==> flow/design.v <==
`timescale 1ns / 1ps
module TriangleFIFOStub(
    input clk100,
    output [223:0] CalcLine_TriangleFIFO_ReadData,
    input CalcLine_TriangleFIFO_pop,
    output CalcLine_TriangleFIFO_empty,
    input [223:0] CalcLine_TriangleFIFO_WriteData,
    input CalcLine_TriangleFIFO_push,
	 input nextFrame
    );
reg [223:0] TriBuf1 = {1'h0, 20'h4B000, 20'h4B000, 10'h258, 21'h1FFDF3, 21'h000423, 21'h1FEC00, 10'h00A, 10'h12C, 10'h190, 26'h10, 27'h0, 27'h0};
reg [223:0] TriBuf2 = {32'h0, 22'h3FF000, 23'h0, 23'h0, 22'h0, 23'h0, 23'h0, 18'h0, 19'h0, 19'h0};
reg empty1 = 0;
reg empty2 = 0;
assign CalcLine_TriangleFIFO_ReadData = TriBuf1;
assign CalcLine_TriangleFIFO_empty = empty1;
always@(posedge clk100)
begin
	if(nextFrame)
	begin
		TriBuf1 <= {1'h0, 20'h4B000, 20'h4B000, 10'h258, 21'h1FFDF3, 21'h000423, 21'h1FEC00, 10'h00A, 10'h12C, 10'h190, 26'h10, 27'h0, 27'h0};
		TriBuf2 <= {32'h0, 22'h3FF000, 23'h0, 23'h0, 22'h0, 23'h0, 23'h0, 18'h0, 19'h0, 19'h0};
		empty1 <= 0;
	end
	else if(CalcLine_TriangleFIFO_pop)
	begin
		TriBuf1 <= TriBuf2;
		TriBuf2 <= 0;
		empty1 <= empty2;
		empty2 <= 1;
	end
	else if(CalcLine_TriangleFIFO_push)
	begin
		TriBuf1 <= TriBuf2;
		TriBuf2 <= CalcLine_TriangleFIFO_WriteData;
		empty1 <= empty2;
		empty2 <= 0;
	end
end
endmodule
==> From RTL to reports: TriangleFIFOStub <==
Tool output for the design above, in the order of the flow.
Line numbers count from 1 in the design file above.
Operators: Yosys type, input widths -> output width; for muxes data width and select width s.
{ "inputs": {"design": "TriangleFIFOStub", "clock": "clk100", "library": "sky130hd", "pvt_corner": "tt_025C_1v80"} }

==> After elaboration <==
Source: Yosys, flattened and elaborated, memories not mapped. Widths are those after wreduce. Registers that Yosys merges into a memory's read port (data or address) are not register bits. Print and check cells do not count. Equal cells are merged and count once.
{ "bits": {"ram_bits": 0, "latch_bits": 0, "romBits": 0, "clocked_rd_ports_x_width": 0, "mem_count": 0, "reg_bits": 450} }
{ "op_classes": {"bitwise": 1, "muxes": 7, "reduce_and_logical": 3, "n_mul": 0, "n_div": 0, "n_shift": 0, "add_sub_neg": 0, "equal": 0, "compare": 0} }
{ "op_table": {"columns": ["cell", "count"], "rows": [
  ["$mux 224", 2],
  ["$mux 192", 2],
  ["$mux 1", 3],
  ["$reduce_and 2->1", 1],
  ["$reduce_bool 2->1", 1],
  ["$reduce_or 2->1", 1],
  ["$not 1->1", 1]
]} }

==> Depth <==
Longest topological path by Yosys (ltp), each cell counted once; first at word level (registers and memories cut), then after technology mapping (sequential cells cut; the memories' decode and read muxes count).
{ "logic_depth": {"word_depth": 2, "ABC_AREA": 0, "ltp_mapped": 7} }

==> After synthesis <==
The flow's flattened synthesis, as Yosys stat reports it; memories are mapped. The netlist is that of the ABC_AREA named above (0 if unset); the other value can give another one.
Totals and module areas in this step are rounded.
{ "synth_totals": {"cell_count": 1691, "buf_cells": 169, "ff_cells": 450, "area_um2": 17100} }
{ "types": {"columns": ["type", "count", "type_area_um2"], "rows": [
  ["sky130_fd_sc_hd__dfxtp_1", 449, 8.99E+03],
  ["sky130_fd_sc_hd__mux2i_1", 224, 2242.15],
  ["sky130_fd_sc_hd__or3b_1", 136, 1.19E+03],
  ["sky130_fd_sc_hd__a21oi_1", 171, 855.821],
  ["sky130_fd_sc_hd__o21ai_0", 171, 855.821],
  ["sky130_fd_sc_hd__nor2_1", 215, 807.024],
  ["sky130_fd_sc_hd__a211o_1", 54, 472.954],
  ["sky130_fd_sc_hd__o21a_1", 54, 405.389],
  ["sky130_fd_sc_hd__clkbuf_1", 106, 397.882],
  ["sky130_fd_sc_hd__or3b_2", 35, 306.544],
  ["sky130_fd_sc_hd__buf_4", 25, 187.68],
  ["sky130_fd_sc_hd__buf_6", 15, 168.912],
  ["sky130_fd_sc_hd__buf_2", 17, 85.082],
  ["sky130_fd_sc_hd__o21bai_1", 10, 75.072],
  ["sky130_fd_sc_hd__edfxtp_1", 1, 30.029],
  ["sky130_fd_sc_hd__clkbuf_2", 4, 20.019],
  ["sky130_fd_sc_hd__buf_1", 2, 7.507],
  ["sky130_fd_sc_hd__nor2_2", 1, 6.256],
  ["sky130_fd_sc_hd__or2_2", 1, 6.256]
]} }

==> Path before layout <==
Source: OpenSTA report_checks on the synthesized netlist (no wires, ideal clock, input and output delay 20% of the period each), path of least setup slack; recovery checks are left aside. Register names are those of the netlist, which keeps one name where synthesis merged equal registers.
{ "synth_timing": {"path_kind": "input-to-reg", "from": "in CalcLine_TriangleFIFO_push", "to": "reg TriBuf1[196]", "clock_period_ps": 2390, "launch_ps": 478, "delay_ps": 1066, "required_time_ps": 2270, "stages": 6, "arrival_time_ps": 1424, "setup_ps": 120, "n_path_buf": 4, "setup_slack_ps": 847, "period_less_setup_slack_ps": 1543} }
"delay_ps" = arrival - input delay + setup time.
"stages" counts driving pins, that of a launching flip-flop among them; a cell with two outputs on the path counts twice.
"period_less_setup_slack_ps" = period - worst setup slack (recovery checks aside). The figure is calculated, with input and output delays left at 20% of the set period.
Between the ends stands the longest chain of elaborated cells between them, by number of cells; it is not shown to be the way that was timed. Of several equally long chains one is given.
Each line given opens the expression or statement behind the cell; cells for indexed reads and writes are added by Yosys, which also makes memories of some case tables.
A register here has more assigning lines than the two given.
{ "synth_via": {"path_cell_list": "sky130_fd_sc_hd__buf_6 -> sky130_fd_sc_hd__buf_6 -> sky130_fd_sc_hd__buf_6 -> sky130_fd_sc_hd__buf_4 -> sky130_fd_sc_hd__o21a_1 -> sky130_fd_sc_hd__a211o_1", "elab_chain_cells": 2} }
{ "synth_lines": {"columns": ["element", "line", "text"], "rows": [
  ["start: declaration", 8, "input CalcLine_TriangleFIFO_push,"],
  ["$mux 224", 32, "else if(CalcLine_TriangleFIFO_push)"],
  ["$mux 224", 25, "else if(CalcLine_TriangleFIFO_pop)"],
  ["end: assignment", 21, "TriBuf1 <= {1'h0, 20'h4B000, 20'h4B000, 10'h258, 21'h1FFDF3, 21'h000423, 21'h1FEC00, 10'h00A, 10'h12C, 10'h190 ..."],
  ["end: assignment", 27, "TriBuf1 <= TriBuf2;"],
  ["end: declaration", 11, "reg [223:0] TriBuf1 = {1'h0, 20'h4B000, 20'h4B000, 10'h258, 21'h1FFDF3, 21'h000423, 21'h1FEC00, 10'h00A, 10'h1 ..."]
]} }

==> Worst path after layout <==
From the final timing report of job 2: the path of least setup slack in the routed layout; clock arrival at registers is part of the times.
The path's times are printed in steps of 10 ps; the period is the one set.
{ "layout_timing": {"path_kind": "reg-to-output", "from": "reg TriBuf1[149]", "to": "out CalcLine_TriangleFIFO_ReadData[149]", "stages": 2, "setup_slack_ps": -310, "clock_period_ps": 949, "n_path_buf": 1, "launch_ps": 590, "arrival_time_ps": 1070, "required_time_ps": 760} }
A register here has more assigning lines than the two given.
{ "layout_via": {"path_cell_list": "sky130_fd_sc_hd__dfxtp_2 -> sky130_fd_sc_hd__buf_6", "elab_chain_cells": 0} }
{ "layout_lines": {"columns": ["element", "line", "text"], "rows": [
  ["start: declaration", 11, "reg [223:0] TriBuf1 = {1'h0, 20'h4B000, 20'h4B000, 10'h258, 21'h1FFDF3, 21'h000423, 21'h1FEC00, 10'h00A, 10'h1 ..."],
  ["start: assignment", 21, "TriBuf1 <= {1'h0, 20'h4B000, 20'h4B000, 10'h258, 21'h1FFDF3, 21'h000423, 21'h1FEC00, 10'h00A, 10'h12C, 10'h190 ..."],
  ["start: assignment", 27, "TriBuf1 <= TriBuf2;"],
  ["end: declaration", 4, "output [223:0] CalcLine_TriangleFIFO_ReadData,"]
]} }

Data sheet: physical implementation of TriangleFIFOStub

Top module TriangleFIFOStub; platform sky130hd; tools Yosys and OpenROAD; 2 stored runs in no particular order. Input and output delays are each 20% of the period that was set; the output load is 0.01 pF.
"worst_path_ps": the worst setup path's part of the clock period (all of it between registers, 20% less for each end at a port) less its slack. A launch clock that arrives late makes it longer, a capture clock that arrives late makes it shorter.
"worst_path_ps" is given in steps of 10 ps.
Values from the reports are rounded here.
[
  {
    "run": "job 1",
    "settings": { "period_ns": 0.771, "CORE_UTILIZATION": 46, "SETUP_SLACK_MARGIN": 0.14, "PLACE_DENSITY_LB_ADDON": 0.21, "CORE_ASPECT_RATIO": 0.54, "CELL_PAD_IN_SITES_GLOBAL_PLACEMENT": 0, "CELL_PAD_IN_SITES_DETAIL_PLACEMENT": 2, "GPL_ROUTABILITY_DRIVEN": 1, "SLEW_MARGIN": 40, "CAP_MARGIN": 20, "CORE_MARGIN": 2 },
    "outcome": "incomplete, placement halted on DPL-0033"
  },
  {
    "run": "job 2",
    "settings": { "period_ns": 0.949, "CORE_UTILIZATION": 29, "PLACE_DENSITY_LB_ADDON": 0.12, "CORE_ASPECT_RATIO": 1.23, "CORE_MARGIN": 3, "CELL_PAD_IN_SITES_GLOBAL_PLACEMENT": 3, "TNS_END_PERCENT": 50, "GPL_ROUTABILITY_DRIVEN": 1, "CTS_CLUSTER_SIZE": 12, "CAP_MARGIN": 5, "SLEW_MARGIN": 10, "MIN_ROUTING_LAYER": "met2" },
    "results": { "worst_path_ps": 1070, "worstPathKind": "reg-to-output", "tns_ps": -62600, "yosys_chip_area_um2": 17100, "ws_setup_ps": -306, "final_util_pct": 44.7, "ws_hold_ps": 63, "total_die_area_um2": 62000 }
  }
]

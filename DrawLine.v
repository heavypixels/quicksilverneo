==> flow/design.v <==
`timescale 1ns / 1ps
module DrawLine(
    input clk100,
    input [9:0] X1,   
    input [9:0] X2,   
    input [25:0] Z1,  
    input signed [26:0] NZ,  
    input [21:0] R1,  
    input signed [22:0] NR,  
    input [21:0] G1,  
    input signed [22:0] NG,  
    input [17:0] B1,  
    input signed [18:0] NB,  
    input lineStart,
    output lineDone,
    output [10:0] DrawLine_UV_Addr,
    output reg [31:0] DrawLine_UV_Data,
    output reg DrawLine_UV_we,
    output [9:0] DrawLine_Z_ReadAddr,
    input [16:0] DrawLine_Z_ReadData,
    output [9:0] DrawLine_Z_WriteAddr,
    output reg [16:0] DrawLine_Z_WriteData,
    output reg DrawLine_Z_we,
	 input nextLine,
	 input nextFrame
    );
reg  [9:0] Xdraw;
reg  [9:0] Xbuf;
reg  [9:0] Xzbuf;
reg  [9:0] Xend;
reg [25:0] Z_r;
reg [26:0] NZ_r;
reg [21:0] R_r;
reg [22:0] NR_r;
reg [21:0] G_r;
reg [22:0] NG_r;
reg [17:0] B_r;
reg [18:0] NB_r;
reg        busyZbuf = 0;
reg        busyBuf = 0;
reg        busyDraw = 0;
reg        linePolarity = 1;
reg        dir;
reg [26:0] Z;
reg [22:0] R;
reg [22:0] G;
reg [18:0] B;
assign DrawLine_Z_ReadAddr = Xzbuf;
assign DrawLine_Z_WriteAddr = Xdraw;
assign DrawLine_UV_Addr = {linePolarity, Xdraw};
assign lineDone = ~busyZbuf;
always@(posedge clk100)
begin
	if(nextFrame)
	begin
		linePolarity <= 1;
	end
	else if(nextLine)
	begin
		linePolarity <= ~linePolarity;
	end
	if(busyZbuf)
	begin
		if(dir)
		begin
			Xzbuf <= Xzbuf + 1;
			if(Xzbuf + 1 >= Xend)
			begin
				busyZbuf <= 0;
			end
		end
		else
		begin
			Xzbuf <= Xzbuf - 1;
			if(Xzbuf - 1 <= Xend)
			begin
				busyZbuf <= 0;
			end
		end
	end
	else if(lineStart)
	begin
		if(X1<X2)
		begin
			Xzbuf <= X1;
			Xend <= X2;
			Z_r <= Z1;
			NZ_r <= NZ;
			R_r <= R1;
			NR_r <= NR;
			G_r <= G1;
			NG_r <= NG;
			B_r <= B1;
			NB_r <= NB;
			busyZbuf <= 1;
			dir = 1;
		end
		else		
		begin
			Xzbuf <= X1;
			Xend <= X2;
			Z_r <= Z1;
			NZ_r <= -NZ;
			R_r <= R1;
			NR_r <= -NR;
			G_r <= G1;
			NG_r <= -NG;
			B_r <= B1;
			NB_r <= -NB;
			busyZbuf <= 1;
			dir = 0;
		end
	end
	busyBuf <= busyZbuf;
	busyDraw <= busyBuf;
	Xbuf <= Xzbuf;
	Xdraw <= Xbuf;
	if(busyDraw)
	begin
		if((DrawLine_Z_ReadData[16] != linePolarity) || (DrawLine_Z_ReadData[15:0] > Z_r))
		begin
			DrawLine_UV_we <= 1;
			DrawLine_Z_we <= 1;
		end
		else
		begin
			DrawLine_UV_we <= 0;
			DrawLine_Z_we <= 0;
		end
		DrawLine_UV_Data <= { R_r[21:10], G_r[21:10], B_r[17:10]};
		DrawLine_Z_WriteData <= {linePolarity, Z_r[25:10]};
		Z = Z_r + NZ_r;
		Z_r <= Z[26]?{26{~NZ_r[26]}}:Z[25:0];
		R = R_r + NR_r;
		R_r <= R[22]?{22{~NR_r[22]}}:R[21:0];
		G = G_r + NG_r;
		G_r <= G[22]?{22{~NG_r[22]}}:G[21:0];
		B = B_r + NB_r;
		B_r <= B[18]?{18{~NB_r[18]}}:B[17:0];
	end
	else
	begin
		DrawLine_UV_we <= 0;
		DrawLine_Z_we <= 0;
	end
end
endmodule
Step by step through the tools: DrawLine
Tool output for the design above, in the order of the flow.
Lines are those of the file above, counted from 1.
The mark n/a stands for no value.

set-up
  design top = DrawLine
  clock port = clk100
  cell library = sky130hd
  library corner = tt_025C_1v80

Word-level counts
Source: Yosys, flattened and elaborated, memories not mapped. Widths are those after wreduce. Registers that Yosys merges into a memory's read port (data or address) are not register bits. Print and check cells do not count. Equal cells are merged and count once.

cells by class
  reduce/logical cells = 5
  equality and inequality tests = 2
  order comparisons = 4
  bitwise gates (word level) = 6
  $add $sub $neg = 10
  muxes and demuxes = 30

operators by type and width
  cell                                            number
  two-way mux 22 bit                              8
  two-way mux 26 bit                              4
  two-way mux 18 bit                              4
  adder 22 x 23 -> 23 bit                         2
  negator 23 bit                                  2
  two-way mux 23 bit                              2
  less-or-equal comparator 32 x 10 -> 1 bit       1
  two-way mux 10 bit                              3
  adder 26 x 27 -> 27 bit                         1
  negator 27 bit                                  1
  two-way mux 27 bit                              1
  greater-than comparator 16 x 26 -> 1 bit        1
  adder 18 x 19 -> 19 bit                         1
  negator 19 bit                                  1
  two-way mux 19 bit                              1
  adder 10 x 1 -> 11 bit with constant B          1
  subtractor 10 x 1 -> 11 bit with constant B     1
  >= comparator 11 x 10 -> 1 bit                  1
  less-than comparator 10 bit                     1
  two-way mux 1 bit                               7
  NOT 1 bit                                       6
  AND reduction 2 bit                             2
  nonzero test 2 bit                              2
  inequality test 2 x 1 -> 1 bit with constant B  1
  inequality test 1 bit                           1
  logical OR 1 bit                                1

bit counts
  output and inout bits = 83
  input port bits = 221
  word-level cells = 77
  register bits = 275

Logic depth
Yosys ltp: most cells in a row. Word level: on the elaborated netlist, between registers, memories and ports. Mapped: between sequential cells and ports; inverters and the memories' decode and read muxes count.

logic depth
  word-level depth = 5
  ABC_AREA = 0
  mapped depth = 13

Netlist
Yosys stat after the flow's synthesis: flattened, memories mapped to cells. It holds for the ABC_AREA given above (unset counts as 0); a run with the other value may have another netlist.

cell types
  cell type                   number  total area (um^2)
  sky130_fd_sc_hd__edfxtp_1   250     7507.2
  sky130_fd_sc_hd__ha_1       138     1.73E+03
  sky130_fd_sc_hd__xnor2_1    116     1.02E+03
  sky130_fd_sc_hd__dfxtp_1    25      500.48
  sky130_fd_sc_hd__a21o_1     65      487.968
  sky130_fd_sc_hd__a21oi_1    97      485.466
  sky130_fd_sc_hd__o21ai_0    92      460.442
  sky130_fd_sc_hd__xor2_1     51      446.678
  sky130_fd_sc_hd__nand2_1    110     412.896
  sky130_fd_sc_hd__nor2_1     102     382.867
  sky130_fd_sc_hd__inv_1      92      345.331
  sky130_fd_sc_hd__o31ai_1    34      255.245
  sky130_fd_sc_hd__nor3_1     46      230.221
  sky130_fd_sc_hd__o2bb2ai_1  23      201.443
  sky130_fd_sc_hd__a211oi_1   26      195.187
  sky130_fd_sc_hd__maj3_1     18      180.173
  sky130_fd_sc_hd__nand3_1    35      175.168
  sky130_fd_sc_hd__nand2b_1   27      168.912

Not listed: further types 60, cells in them 312.

synthesis totals
  cell area after synthesis = 17486.8 um^2
  sequential area = 8007.7 um^2
  cell count = 1659
  mapped flip-flops = 275

Path before layout
Source: OpenSTA report_checks on the synthesized netlist (no wires, ideal clock, input and output delay 20% of the period each), path of least setup slack; recovery checks are left aside. Register names are those of the netlist, which keeps one name where synthesis merged equal registers.

path post-synthesis
  path type = register to register
  start = register busyDraw
  end = register B_r[0]
  clock period = 5.21 ns
  path delay = 4.517 ns
  setup slack = 0.693 ns
  arrival time = 4.068 ns
  stages on the path = 6
  synthesis period reached = 4.517 ns

"path delay" is the arrival time less input delay plus setup time.
"stages on the path" counts driving pins, that of a launching flip-flop among them; a cell with two outputs on the path counts twice.
"synthesis period reached" = period - worst setup slack (recovery checks aside). The figure is calculated, with input and output delays left at 20% of the set period.
Between the ends stands the longest chain of elaborated cells between them, by number of cells; it is not shown to be the way that was timed. Of several equally long chains one is given.
Each line given opens the expression or statement behind the cell; cells for indexed reads and writes are added by Yosys, which also makes memories of some case tables.
A register here has more assigning lines than the two given.
The path ends at the enable pin of a flip-flop; only ways to that pin are counted.

on the way, post-synthesis
  path through = sky130_fd_sc_hd__dfxtp_1 > sky130_fd_sc_hd__clkbuf_1 > sky130_fd_sc_hd__inv_1 > sky130_fd_sc_hd__clkbuf_1 > sky130_fd_sc_hd__buf_1 > sky130_fd_sc_hd__nand2_1
  cells in the longest elaborated chain = 2
  elaborated cells between the ends (all ways) = 3
  those cells by class = eq/ne: 1; reduce/logical: 2

RTL lines, path post-synthesis
  item                            RTL line  text
  from (decl)                     41        reg        busyDraw = 0;
  from (assign)                   115       busyDraw <= busyBuf;
  inequality test 2 x 1 -> 1 bit  n/a
  AND reduction 2 bit             n/a
  to (assign)                     93        B_r <= B1;
  to (assign)                     139       B_r <= B[18]?{18{~NB_r[18]}}:B[17:0];
  to (decl)                       37        reg [17:0] B_r;

Timing after layout
Path of least setup slack in the final report of run 1 (OpenROAD, finished layout, wires in). Where an end is a register, its clock arrival counts in the times.

path post-layout
  path type = register to register
  start = register R_r[0]
  end = register R_r[20]
  arrival time = 4.55 ns
  clock period = 5.11 ns
  setup slack = 0.91 ns
  stages on the path = 14

Between the ends stands the longest chain of elaborated cells between them, by number of cells; it is not shown to be the way that was timed. Of several equally long chains one is given.
A register here has more assigning lines than the two given.

on the way, post-layout
  path through = sky130_fd_sc_hd__edfxtp_1 > sky130_fd_sc_hd__ha_1 > sky130_fd_sc_hd__inv_1 > sky130_fd_sc_hd__fa_1 > sky130_fd_sc_hd__nand2b_1 > sky130_fd_sc_hd__nor4b_1 > sky130_fd_sc_hd__o31a_1 > sky130_fd_sc_hd__o32a_1 > sky130_fd_sc_hd__o21ai_2 > sky130_fd_sc_hd__a21boi_1 > sky130_fd_sc_hd__buf_4 > sky130_fd_sc_hd__nor2_1 > sky130_fd_sc_hd__nor3_1 > sky130_fd_sc_hd__nor4_1
  cells in the longest elaborated chain = 3
  elaborated cells between the ends (all ways) = 3
  those cells by class = add/sub: 1; mux: 2

RTL lines, path post-layout
  item                     RTL line  text
  from (decl)              33        reg [21:0] R_r;
  from (assign)            89        R_r <= R1;
  from (assign)            135       R_r <= R[22]?{22{~NR_r[22]}}:R[21:0];
  adder 22 x 23 -> 23 bit  134       R = R_r + NR_r;
  two-way mux 22 bit       135
  two-way mux 22 bit       118       if(busyDraw)
  to (assign)              104       R_r <= R1;
  to (assign)              135
  to (decl)                33

Subject: DrawLine on sky130hd, stored results

Hello all,

Top module DrawLine; platform sky130hd; tools Yosys and OpenROAD; 2 stored runs in no particular order. Input and output delays are each 20% of the period that was set; the output load is 0.01 pF.
"achieved clock period (ns)" is the run's clock period less its worst setup slack. It is reckoned from that one timing run; input and output delays stay at 20% of the period that was set.
By "worst setup path time (ns)" is meant the share of the clock period that the worst setup path is allowed (20% is reserved at inputs, 20% at outputs), minus its slack. Clock arrival times at its registers enter into it.
"finish__power__total" is the tool's figure for a default switching activity; nothing was simulated.

settings of run 1
{
  "period_ns": 5.11,
  "CORE_UTILIZATION": 51,
  "SETUP_SLACK_MARGIN": 0.57,
  "PLACE_DENSITY_LB_ADDON": 0.13,
  "CELL_PAD_IN_SITES_GLOBAL_PLACEMENT": 1,
  "CELL_PAD_IN_SITES_DETAIL_PLACEMENT": 1,
  "CTS_CLUSTER_SIZE": 17,
  "CTS_CLUSTER_DIAMETER": 381,
  "MAX_ROUTING_LAYER": "met5",
  "CAP_MARGIN": 20,
  "CORE_MARGIN": 2,
  "SLEW_MARGIN": 20
}
report of run 1
yosys chip area after synthesis (um^2): 17486.8
finish__design__die__area: 35785.3
finish__design__instance__area__stdcell: 21533.2
finish__design__instance__utilization: 0.6406
finish__timing__setup__ws: 0.910
finish__timing__setup__tns: 0.000
finish__timing__hold__ws: 0.329
finish__power__total: 1.420e-02
achieved clock period (ns): 4.200
worst setup path time (ns): 4.20
worst setup path kind: register to register

settings of run 2
{
  "period_ns": 7.72,
  "CORE_UTILIZATION": 20,
  "SETUP_SLACK_MARGIN": 0.61,
  "PLACE_DENSITY_LB_ADDON": 0.27,
  "CORE_ASPECT_RATIO": 0.55,
  "CORE_MARGIN": 7,
  "CELL_PAD_IN_SITES_GLOBAL_PLACEMENT": 1,
  "TNS_END_PERCENT": 40,
  "ABC_AREA": 1,
  "GPL_ROUTABILITY_DRIVEN": 1,
  "CTS_CLUSTER_SIZE": 68,
  "CAP_MARGIN": 0,
  "MIN_ROUTING_LAYER": "met1",
  "SLEW_MARGIN": 20
}
report of run 2
yosys chip area after synthesis (um^2): 19054.5
finish__design__die__area: 104500.0
finish__design__instance__area__stdcell: 24627.4
finish__design__instance__utilization: 0.2623
finish__timing__setup__ws: 3.507
finish__timing__setup__tns: 0.000
finish__timing__hold__ws: 0.324
finish__power__total: 1.053e-02
achieved clock period (ns): 4.213
worst setup path time (ns): 2.67
worst setup path kind: input to register

Thanks

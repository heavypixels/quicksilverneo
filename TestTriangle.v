==> flow/design.v <==
`timescale 1ns / 1ps
module TestTriangle#(parameter SIZE=8'd108)(
    input clk100,
    input nextFrame,
    output reg [7:0] index,
    input VertexBuffer_PreCalc_pop,
    output reg VertexBuffer_PreCalc_empty,
	 output [7:0] count,
	 input [7:0] sin,
	 input [223:0] testdata,
	 output [223:0] VertexBuffer_PreCalc_ReadData
    );
reg [7:0] count = 0;
reg [1:0] multsel = 0;
reg signed [19:0] mult;
reg signed [7:0] sinbuf;
reg signed [11:0] x1;
reg signed [11:0] x2;
reg signed [11:0] x3;
reg [11:0] x1_o;
reg [11:0] x2_o;
reg [11:0] x3_o;
assign VertexBuffer_PreCalc_ReadData = {8'h00, x1_o, x2_o, x3_o, testdata[179:0]};
always@(posedge clk100)
begin
	multsel <= multsel + 1;
	sinbuf <= sin;
	x1 <= testdata[215:204] - 1280;
   x2 <= testdata[203:192] - 1280;
   x3 <= testdata[191:180] - 1280;
	case(multsel)
		0: begin
			mult = x1 * sinbuf;
			x1_o <= mult[18:7] + 1280;
		end
		1: begin
			mult = x2 * sinbuf;
			x2_o <= mult[18:7] + 1280;
		end
		2: begin
			mult = x3 * sinbuf;
			x3_o <= mult[18:7] + 1280;
		end
	endcase
end
always@(posedge clk100)
begin
	if(nextFrame)
	begin
		count <= count + 1;
		index <= 0;
		VertexBuffer_PreCalc_empty <= 0;
	end
	else
	begin
		if(VertexBuffer_PreCalc_pop)
		begin
			if(index < SIZE) index <= index + 1;
		end
		VertexBuffer_PreCalc_empty <= (index == SIZE);
	end
end
endmodule
Tool chain data of TestTriangle
What the tools print for TestTriangle, step after step. Line numbers count from 1 in the design file above. Cell names lack the library's common part. The mark -- stands for no value.

Top: TestTriangle. Clock: clk100. Standard-cell library: sky130hd. Timing corner: tt_025C_1v80.

After elaboration
Yosys after proc, flatten, opt, wreduce and memory -nomap, before mapping. Enables and synchronous resets that opt folds into registers are not counted as muxes. Memory bits, and registers merged into a memory's read port (data or address), are not among the register bits. Print and check cells are not counted. Equal cells are merged and count once.

Under bits of input ports stands 235. Under elaborated cells stands 29. For register bits after elaboration the number is 99.

Under multiply operators stands 3. The entry for equality and inequality tests reads 3. The figure for magnitude comparators is 1. The figure for $add $sub $neg is 9. The entry for reduce/logical cells reads 2.

Operators with widths (count): 12-bit by 8-bit multiplier with 19-bit output (3); 12-bit by 11-bit adder with 12-bit output with constant B (3); 12-bit by 11-bit subtractor with 12-bit output with constant B (3); 8-bit by 1-bit adder with 8-bit output with constant B (2); 8-bit by 7-bit less-than comparator with 1-bit output with constant B (1); 8-bit by 7-bit equality test with 1-bit output with constant B (1); 2-bit by 1-bit adder with 2-bit output with constant B (1); 2-bit by 1-bit equality test with 1-bit output with constant B (1); 2-bit equality test with constant B (1); 2-bit zero test (1); 2-bit AND reduction (1).

Longest topological paths
Yosys ltp: most cells in a row. Word level: on the elaborated netlist, between registers, memories and ports. Mapped: between sequential cells and ports; inverters and the memories' decode and read muxes count.

The entry for depth in word-level cells reads 2. The figure for ABC_AREA is 0. For depth in mapped cells the number is 23. The figure for mapped depth without buffers is 21.

Netlist
The flow's flattened synthesis, as Yosys stat reports it; memories are mapped. The netlist is that of the ABC_AREA named above (0 if unset); the other value can give another one. Totals and module areas in this step are rounded.

The entry for mapped flip-flops reads 99. The figure for cell area after synthesis is 14100 um^2. The figure for sequential part of the area is 2420 um^2. Standard cells after synthesis: 1485. The entry for buffers reads 220.

Cells by type: fa_1 (count 222, total area 4.44E+03 um^2); buf_4 (count 188, total area 1.41E+03 um^2); ha_1 (count 111, total area 1.39E+03 um^2); edfxtp_1 (count 44, total area 1.32E+03 um^2); inv_1 (count 296, total area 1.11E+03 um^2); dfxtp_1 (count 55, total area 1.1E+03 um^2); and2_1 (count 159, total area 994.704 um^2); xnor2_1 (count 52, total area 455.437 um^2); nand2_1 (count 102, total area 382.867 um^2); nor2_1 (count 61, total area 228.97 um^2); xor2_1 (count 20, total area 175.168 um^2); a21oi_1 (count 24, total area 120.115 um^2); clkbuf_1 (count 31, total area 116.362 um^2); nand2b_1 (count 14, total area 87.584 um^2); a21o_1 (count 9, total area 67.565 um^2); and3_1 (count 10, total area 62.56 um^2); nand4_1 (count 10, total area 62.56 um^2); o21a_1 (count 8, total area 60.058 um^2).

Other cell types: 33; their cells: 69.

Worst setup path after synthesis
OpenSTA on the mapped netlist: ideal clock, no wires. The path of least setup slack (recovery checks aside). Input and output delay are each 20% of the period. Register names are those of the netlist, which keeps one name where synthesis merged equal registers.

Kind: register to register. Start point: register sinbuf[3]. End point: register x2_o[11]. Under path slack stands 0.009 ns. The figure for period is 5.36 ns. Buffers on the path: 2. The figure for time at the first pin is 0.000 ns. The figure for delay of the path is 5.351 ns. Stages: 19. For arrival time the number is 5.089 ns. For synthesis period reached the number is 5.351 ns.

"delay of the path" = arrival - input delay + setup time. "stages" counts driving pins, that of a launching flip-flop among them; a cell with two outputs on the path counts twice. "synthesis period reached" is the clock period less the worst setup slack; recovery checks do not enter. This is arithmetic on one report: input and output delays are still those of the set period (20% each). The rows between start and end are the longest chain of elaborated cells between them; the timing report does not say that the signal goes this way. Where chains are equally long, one stands for them. A line is the first line of the expression or statement that the cell stems from. Yosys adds cells for indexed reads and writes and turns some case tables into memories.

Path through: dfxtp_1 clkbuf_1 clkbuf_1 and2_1 fa_1 fa_1 fa_1 inv_1 fa_1 inv_1 ha_1 a21o_1 a21oi_1 a2bb2oi_1 o21ai_1 o41ai_2 mux2_4 a2111oi_4 xnor2_1. The figure for length of the longest elaborated chain is 2.

RTL lines, path post-synthesis: from (decl) (line 16) `reg signed [7:0] sinbuf;`; from (assign) (line 27) `sinbuf <= sin;`; 12-bit by 8-bit multiplier with 19-bit output (line 37) `mult = x2 * sinbuf;`; 12-bit by 11-bit adder with 12-bit output (line 38) `x2_o <= mult[18:7] + 1280;`; to (assign) (line 38); to (decl) (line 21) `reg [11:0] x2_o;`.

Timing after layout
Path of least setup slack in the final report of run 1 (OpenROAD, finished layout, wires in). Where an end is a register, its clock arrival counts in the times.

Kind: register to register. Start point: register sinbuf[3]. End point: register x2_o[11]. The figure for period is 9.16 ns. Buffers on the path: 2. Under path slack stands 2.45 ns. For arrival time the number is 6.86 ns. The figure for time at the first pin is 0.40 ns. Stages: 20.

The rows between start and end are the longest chain of elaborated cells between them; the timing report does not say that the signal goes this way. Where chains are equally long, one stands for them.

Path through: dfxtp_1 clkbuf_1 clkbuf_1 nand2_1 fa_1 fa_1 inv_1 fa_1 inv_1 fa_1 inv_1 ha_1 a21oi_1 nand2_1 o21ai_1 o21ai_1 o41ai_2 mux2_4 a2111oi_4 xnor2_1. The figure for length of the longest elaborated chain is 2.

RTL lines, path post-layout: from (decl) (line 16) `reg signed [7:0] sinbuf;`; from (assign) (line 27) `sinbuf <= sin;`; 12-bit by 8-bit multiplier with 19-bit output (line 37) `mult = x2 * sinbuf;`; 12-bit by 11-bit adder with 12-bit output (line 38) `x2_o <= mult[18:7] + 1280;`; to (assign) (line 38); to (decl) (line 21) `reg [11:0] x2_o;`.

==> results <==
Settings and measured results of 2 stored flow runs for module TestTriangle (sky130hd), not sorted in any way. The constraints put input and output delay at 20% of the set period each and load the outputs with 0.01 pF. "critical path time": the worst setup path's part of the clock period (all of it between registers, 20% less for each end at a port) less its slack. A launch clock that arrives late makes it longer, a capture clock that arrives late makes it shorter. "power" rests on the timing tool's default activity at the inputs, not on a simulated workload. Measured values are rounded.

Files of run 1:
==> flow/run.sh <==
#!/bin/bash
# the make line also repeats the synthesis and layout settings of config.mk as NAME=value (left out here)
make -C /OpenROAD-flow-scripts/flow DESIGN_CONFIG=/design/flow/config.mk WORK_HOME=/design/flow/orfs CLKGATE_MAP_FILE= finish
==> flow/config.mk <==
export PLATFORM = sky130hd
export DESIGN_NAME = TestTriangle
export DESIGN_NICKNAME = TestTriangle
export VERILOG_FILES = /design/flow/design.v
export SDC_FILE = /design/flow/constraint.sdc
export NUM_CORES = 4
export LEC_CHECK = 0
export CAP_MARGIN = 20
export CELL_PAD_IN_SITES_GLOBAL_PLACEMENT = 2
export CORE_MARGIN = 2
export CORE_UTILIZATION = 31
export CTS_CLUSTER_DIAMETER = 60
export GPL_ROUTABILITY_DRIVEN = 0
export GPL_TIMING_DRIVEN = 0
export PLACE_DENSITY_LB_ADDON = 0.1
export SETUP_SLACK_MARGIN = 1.24
export SLEW_MARGIN = 25
==> flow/constraint.sdc <==
create_clock -name core_clock -period 9.16 [get_ports {clk100}]
set_input_delay 1.8320 -clock core_clock [delete_from_list [all_inputs] [get_ports {clk100}]]
set_output_delay 1.8320 -clock core_clock [all_outputs]
set_load 0.01 [all_outputs]

Results of run 1. The cell area after synthesis is 14100 um^2. The die footprint comes to 47100 um^2. The utilization after routing stands at 0.398. The lowest setup slack stands at 2.45 ns. The measured setup total negative slack is 0.000 ns. The smallest hold slack is 0.439 ns. The power reads 4.60 mW. The measured critical path time is 6.71 ns. Type of the worst setup path: register to register.

Files of run 2:
==> flow/run.sh <==
#!/bin/bash
# the make line also repeats the synthesis and layout settings of config.mk as NAME=value (left out here)
make -C /OpenROAD-flow-scripts/flow DESIGN_CONFIG=/design/flow/config.mk WORK_HOME=/design/flow/orfs CLKGATE_MAP_FILE= finish
==> flow/config.mk <==
export PLATFORM = sky130hd
export DESIGN_NAME = TestTriangle
export DESIGN_NICKNAME = TestTriangle
export VERILOG_FILES = /design/flow/design.v
export SDC_FILE = /design/flow/constraint.sdc
export NUM_CORES = 4
export LEC_CHECK = 0
export CAP_MARGIN = 5
export CORE_ASPECT_RATIO = 1.54
export CORE_MARGIN = 2
export CORE_UTILIZATION = 28
export CTS_CLUSTER_DIAMETER = 280
export GPL_ROUTABILITY_DRIVEN = 0
export MIN_ROUTING_LAYER = met1
export PLACE_DENSITY_LB_ADDON = 0.21
export SLEW_MARGIN = 20
==> flow/constraint.sdc <==
create_clock -name core_clock -period 6.44 [get_ports {clk100}]
set_input_delay 1.2880 -clock core_clock [delete_from_list [all_inputs] [get_ports {clk100}]]
set_output_delay 1.2880 -clock core_clock [all_outputs]
set_load 0.01 [all_outputs]

Results of run 2. The cell area after synthesis is 14100 um^2. The die footprint comes to 52100 um^2. The utilization after routing stands at 0.297. The lowest setup slack stands at 0.681 ns. The measured setup total negative slack is 0.000 ns. The smallest hold slack is 0.443 ns. The power reads 6.35 mW. The measured critical path time is 5.76 ns. Type of the worst setup path: register to register.
